==> flow/design.v <==
module VGAClient(RED,GREEN,BLUE,CurrentX,CurrentY,VBlank,HBlank,SWITCH,CLK_100MHz);
    output  [3:0]   RED, GREEN, BLUE;
    input   [10:0]  CurrentX, CurrentY;
    input           VBlank, HBlank;
    input   [3:0]   SWITCH;
    input           CLK_100MHz;
    reg     [2:0]   ColorSel;
    reg     [3:0]   RED, GREEN, BLUE;
    reg     [20:0]  UglyTemp;
    always @(posedge CLK_100MHz) begin
        if(VBlank || HBlank)
            ColorSel <= SWITCH[2:0];
        else
            ColorSel <= ColorSel;
    end
    always @(VBlank,HBlank,ColorSel,CurrentX,CurrentY,SWITCH[3]) begin
        if(VBlank || HBlank)
            {RED,GREEN,BLUE}=0;  
        else if(!SWITCH[3])
            case(ColorSel)
                3'b000: {RED,GREEN,BLUE} = (CurrentX<100 || CurrentX>700 || CurrentY<100 || CurrentY>500) ? 12'hfff : 12'h000;
                3'b001: {RED,GREEN,BLUE} = (CurrentX<100 || CurrentX>700 || CurrentY<100 || CurrentY>500) ? 12'hfff : 12'h00f;
                3'b010: {RED,GREEN,BLUE} = (CurrentX<100 || CurrentX>700 || CurrentY<100 || CurrentY>500) ? 12'hfff : 12'h0f0;
                3'b011: {RED,GREEN,BLUE} = (CurrentX<100 || CurrentX>700 || CurrentY<100 || CurrentY>500) ? 12'hfff : 12'h0ff;
                3'b100: {RED,GREEN,BLUE} = (CurrentX<100 || CurrentX>700 || CurrentY<100 || CurrentY>500) ? 12'hfff : 12'hf00;
                3'b101: {RED,GREEN,BLUE} = (CurrentX<100 || CurrentX>700 || CurrentY<100 || CurrentY>500) ? 12'hfff : 12'hf0f;
                3'b110: {RED,GREEN,BLUE} = (CurrentX<100 || CurrentX>700 || CurrentY<100 || CurrentY>500) ? 12'hfff : 12'hff0;
                3'b111: {RED,GREEN,BLUE} = (CurrentX<100 || CurrentX>700 || CurrentY<100 || CurrentY>500) ? 12'hfff : 12'h777;
                default:  {RED,GREEN,BLUE} = (CurrentX<100 || CurrentX>700 || CurrentY<100 || CurrentY>500) ? 12'hfff : 12'h000;
            endcase
        else begin
            UglyTemp=CurrentX*CurrentY;
            {RED,GREEN,BLUE}=UglyTemp[11:0];    
        end
    end
 endmodule
Tool chain data of VGAClient
What the tools print for VGAClient, step after step.
Line numbers count from 1 in the design file above.
Operators carry their Yosys type and port widths (W data, S select, Z words).
Cell names lack the library's common part.
{"block": "inputs", "top_module": "VGAClient", "clock": "CLK_100MHz", "library": "sky130hd", "corner": "tt_025C_1v80"}

Word-level counts
Counts by Yosys on the flattened word-level netlist (proc, flatten, opt, wreduce; memories kept). Register bits leave out memories and registers merged into their read ports (data or address); mux counts leave out enables and synchronous resets folded into registers. Print and check cells are left out. Cells with the same type and inputs are merged into one.
{"block": "classes", "mul": 1, "cmp": 4, "equal": 7, "mux": 15, "reduce_logical": 5}
{"block": "ops", "op": "$mul A11 B11 Y12", "count": 1}
{"block": "ops", "op": "$pmux W12 S8", "count": 1}
{"block": "ops", "op": "$mux W12", "count": 5}
{"block": "ops", "op": "$mux W4", "count": 7}
{"block": "ops", "op": "$lt A11 B7 Y1 const B", "count": 2}
{"block": "ops", "op": "$mux W8", "count": 2}
{"block": "ops", "op": "$eq A3 B3 Y1 const B", "count": 4}
{"block": "ops", "op": "$gt A11 B10 Y1 const B", "count": 1}
{"block": "ops", "op": "$gt A11 B9 Y1 const B", "count": 1}
{"block": "ops", "op": "$eq A3 B2 Y1 const B", "count": 2}
{"block": "ops", "op": "$logic_or A1 B1 Y1", "count": 4}
{"block": "ops", "op": "$eq A3 B1 Y1 const B", "count": 1}
{"block": "ops", "op": "$logic_not A3 Y1", "count": 1}
{"block": "bits", "reg_bits": 3, "inputBits": 29, "output_inout_bits": 12, "elab_cells": 33}

Logic depth
Longest topological path by Yosys (ltp), each cell counted once; first at word level (registers and memories cut), then after technology mapping (sequential cells cut; the memories' decode and read muxes count).
{"block": "logic_depth", "depth_word": 8, "abc_area": 0, "depth_mapped": 18, "depth_no_buf": 17}

Netlist
Source: synth_stat.txt of the flow (Yosys; design flattened, memories mapped). It holds for the ABC_AREA given above (unset counts as 0); a run with the other value may have another netlist.
{"block": "mapped", "cells": 307, "area_um2": 2481.1, "seq_area_um2": 90.1, "ff_cells": 3, "n_buf": 13}
{"block": "types", "type": "fa_1", "count": 39, "area_total_um2": 780.749}
{"block": "types", "type": "ha_1", "count": 29, "area_total_um2": 362.848}
{"block": "types", "type": "inv_1", "count": 69, "area_total_um2": 258.998}
{"block": "types", "type": "nand2_1", "count": 51, "area_total_um2": 191.434}
{"block": "types", "type": "and2_1", "count": 30, "area_total_um2": 187.68}
{"block": "types", "type": "xnor2_1", "count": 14, "area_total_um2": 122.618}
{"block": "types", "type": "edfxtp_1", "count": 3, "area_total_um2": 90.086}
{"block": "types", "type": "a21oi_1", "count": 17, "area_total_um2": 85.082}
{"block": "types", "type": "xnor3_1", "count": 3, "area_total_um2": 67.565}
{"block": "types", "type": "clkbuf_1", "count": 9, "area_total_um2": 33.782}
{"block": "types", "type": "xor2_1", "count": 3, "area_total_um2": 26.275}
{"block": "types", "type": "a21o_1", "count": 3, "area_total_um2": 22.522}
{"block": "types", "type": "o21bai_1", "count": 3, "area_total_um2": 22.522}
{"block": "types", "type": "o2111ai_1", "count": 2, "area_total_um2": 17.517}
{"block": "types", "type": "o311ai_0", "count": 2, "area_total_um2": 17.517}
{"block": "types", "type": "xnor2_2", "count": 1, "area_total_um2": 16.266}
{"block": "types", "type": "buf_2", "count": 3, "area_total_um2": 15.014}
{"block": "types", "type": "nor3_1", "count": 3, "area_total_um2": 15.014}
Not listed: further types 17, cells in them 23.

Worst setup path after synthesis
Path of least setup slack by OpenSTA after synthesis, without wires, with an ideal clock, recovery checks aside; 20% of the period is set as input and as output delay. Where synthesis merged equal registers, the netlist keeps one of their names.
{"block": "synth_path", "path_type": "input-to-output", "from": "input CurrentY[3]", "to": "output RED[3]", "tclk_ns": 7.12, "input_delay_ns": 1.424, "out_delay_ns": 1.424, "t_first_pin_ns": 1.424, "arrival_time_ns": 5.759, "required_time_ns": 5.696, "setup_slack_ns": -0.063, "path_delay_ns": 4.335, "path_stages": 18, "n_path_buf": 1, "period_less_setup_slack_ns": 7.183}
"path_delay_ns" is the arrival time less input delay plus setup time.
A path that ends at an output port has no setup time.
"path_stages": output pins that drive a net of the path, with the launching flip-flop's if there is one; two outputs of one cell count as two.
"period_less_setup_slack_ns" = period - worst setup slack (recovery checks aside). The figure is calculated, with input and output delays left at 20% of the set period.
The rows between start and end are the longest chain of elaborated cells between them; the timing report does not say that the signal goes this way. Where chains are equally long, one stands for them.
Each line given opens the expression or statement behind the cell; cells for indexed reads and writes are added by Yosys, which also makes memories of some case tables.
{"block": "synth_via", "path_cell_list": "clkbuf_1 nand2_1 fa_1 inv_1 fa_1 inv_1 fa_1 inv_1 fa_1 inv_1 fa_1 inv_1 ha_1 or2_2 a21o_1 o31a_1 xnor2_1 a211oi_2", "elab_chain_cells": 7, "cells_between": 13, "classes_between": "mul (1); compare (2); mux (8); reduce/logical (2)"}
{"block": "synth_rtl", "element": "start: declaration", "line": 3, "source": "input   [10:0]  CurrentX, CurrentY;"}
{"block": "synth_rtl", "element": "$lt A11 B7 Y1", "line": 28, "source": "3'b111: {RED,GREEN,BLUE} = (CurrentX<100 || CurrentX>700 || CurrentY<100 || CurrentY>500) ? 12'hfff : 12'h777;"}
{"block": "synth_rtl", "element": "$logic_or A1 B1 Y1 (2 in a row)", "line": 28}
{"block": "synth_rtl", "element": "$mux W12", "line": 28}
{"block": "synth_rtl", "element": "$pmux W12 S8", "line": 20, "source": "case(ColorSel)"}
{"block": "synth_rtl", "element": "$mux W4", "line": 19, "source": "else if(!SWITCH[3])"}
{"block": "synth_rtl", "element": "$mux W4", "line": 17, "source": "if(VBlank || HBlank)"}
{"block": "synth_rtl", "element": "end: declaration", "line": 2, "source": "output  [3:0]   RED, GREEN, BLUE;"}

Timing after layout
From the final timing report of run A: the path of least setup slack in the routed layout; clock arrival at registers is part of the times.
{"block": "layout_path", "path_type": "input-to-output", "from": "input CurrentX[7]", "to": "output RED[3]", "tclk_ns": 7.22, "input_delay_ns": 1.44, "out_delay_ns": 1.44, "t_first_pin_ns": 1.44, "arrival_time_ns": 5.60, "required_time_ns": 5.78, "setup_slack_ns": 0.18, "path_stages": 17, "n_path_buf": 3}
The rows between start and end are the longest chain of elaborated cells between them; the timing report does not say that the signal goes this way. Where chains are equally long, one stands for them.
{"block": "layout_via", "path_cell_list": "buf_2 buf_6 nand2_2 fa_1 fa_1 inv_1 fa_1 inv_1 fa_1 fa_2 xnor2_4 xnor2_2 xnor3_1 xnor3_1 xnor2_2 a211oi_2 buf_2", "elab_chain_cells": 8, "cells_between": 14, "classes_between": "mul (1); compare (2); mux (8); reduce/logical (3)"}
{"block": "layout_rtl", "element": "start: declaration", "line": 3, "source": "input   [10:0]  CurrentX, CurrentY;"}
{"block": "layout_rtl", "element": "$lt A11 B7 Y1", "line": 28, "source": "3'b111: {RED,GREEN,BLUE} = (CurrentX<100 || CurrentX>700 || CurrentY<100 || CurrentY>500) ? 12'hfff : 12'h777;"}
{"block": "layout_rtl", "element": "$logic_or A1 B1 Y1 (3 in a row)", "line": 28}
{"block": "layout_rtl", "element": "$mux W12", "line": 28}
{"block": "layout_rtl", "element": "$pmux W12 S8", "line": 20, "source": "case(ColorSel)"}
{"block": "layout_rtl", "element": "$mux W4", "line": 19, "source": "else if(!SWITCH[3])"}
{"block": "layout_rtl", "element": "$mux W4", "line": 17, "source": "if(VBlank || HBlank)"}
{"block": "layout_rtl", "element": "end: declaration", "line": 2, "source": "output  [3:0]   RED, GREEN, BLUE;"}

==> runs of VGAClient <==
VGAClient through Yosys and OpenROAD on sky130hd: 2 stored runs, unordered, with their settings and measured results. The constraints put input and output delay at 20% of the set period each and load the outputs with 0.01 pF.
"achieved_period_ns" means the clock period less the worst setup slack. The figure is calculated, with input and output delays left at 20% of the set period.

{"run": "run A", "settings": { "period_ns": 7.22, "CORE_UTILIZATION": 39, "CAP_MARGIN": 20, "CORE_MARGIN": 2, "SLEW_MARGIN": 20 }, "results": { "achieved_period_ns": 7.042, "utilization_pct": 55.1, "setup_worst_slack_ns": 0.178, "post_synth_area_um2": 2481.1, "die_area_um2": 7015.7, "tns_setup_ns": 0.000 }}
{"run": "run B", "settings": { "period_ns": 6.93, "CORE_UTILIZATION": 18, "SETUP_SLACK_MARGIN": 0.6, "PLACE_DENSITY_LB_ADDON": 0.13, "CORE_ASPECT_RATIO": 0.72, "CORE_MARGIN": 3, "CELL_PAD_IN_SITES_GLOBAL_PLACEMENT": 1, "TNS_END_PERCENT": 80, "CAP_MARGIN": 10, "MIN_ROUTING_LAYER": "met2", "SLEW_MARGIN": 20 }, "results": { "achieved_period_ns": 7.047, "utilization_pct": 30.0, "setup_worst_slack_ns": -0.117, "post_synth_area_um2": 2481.1, "die_area_um2": 15247.8, "tns_setup_ns": -0.117 }}
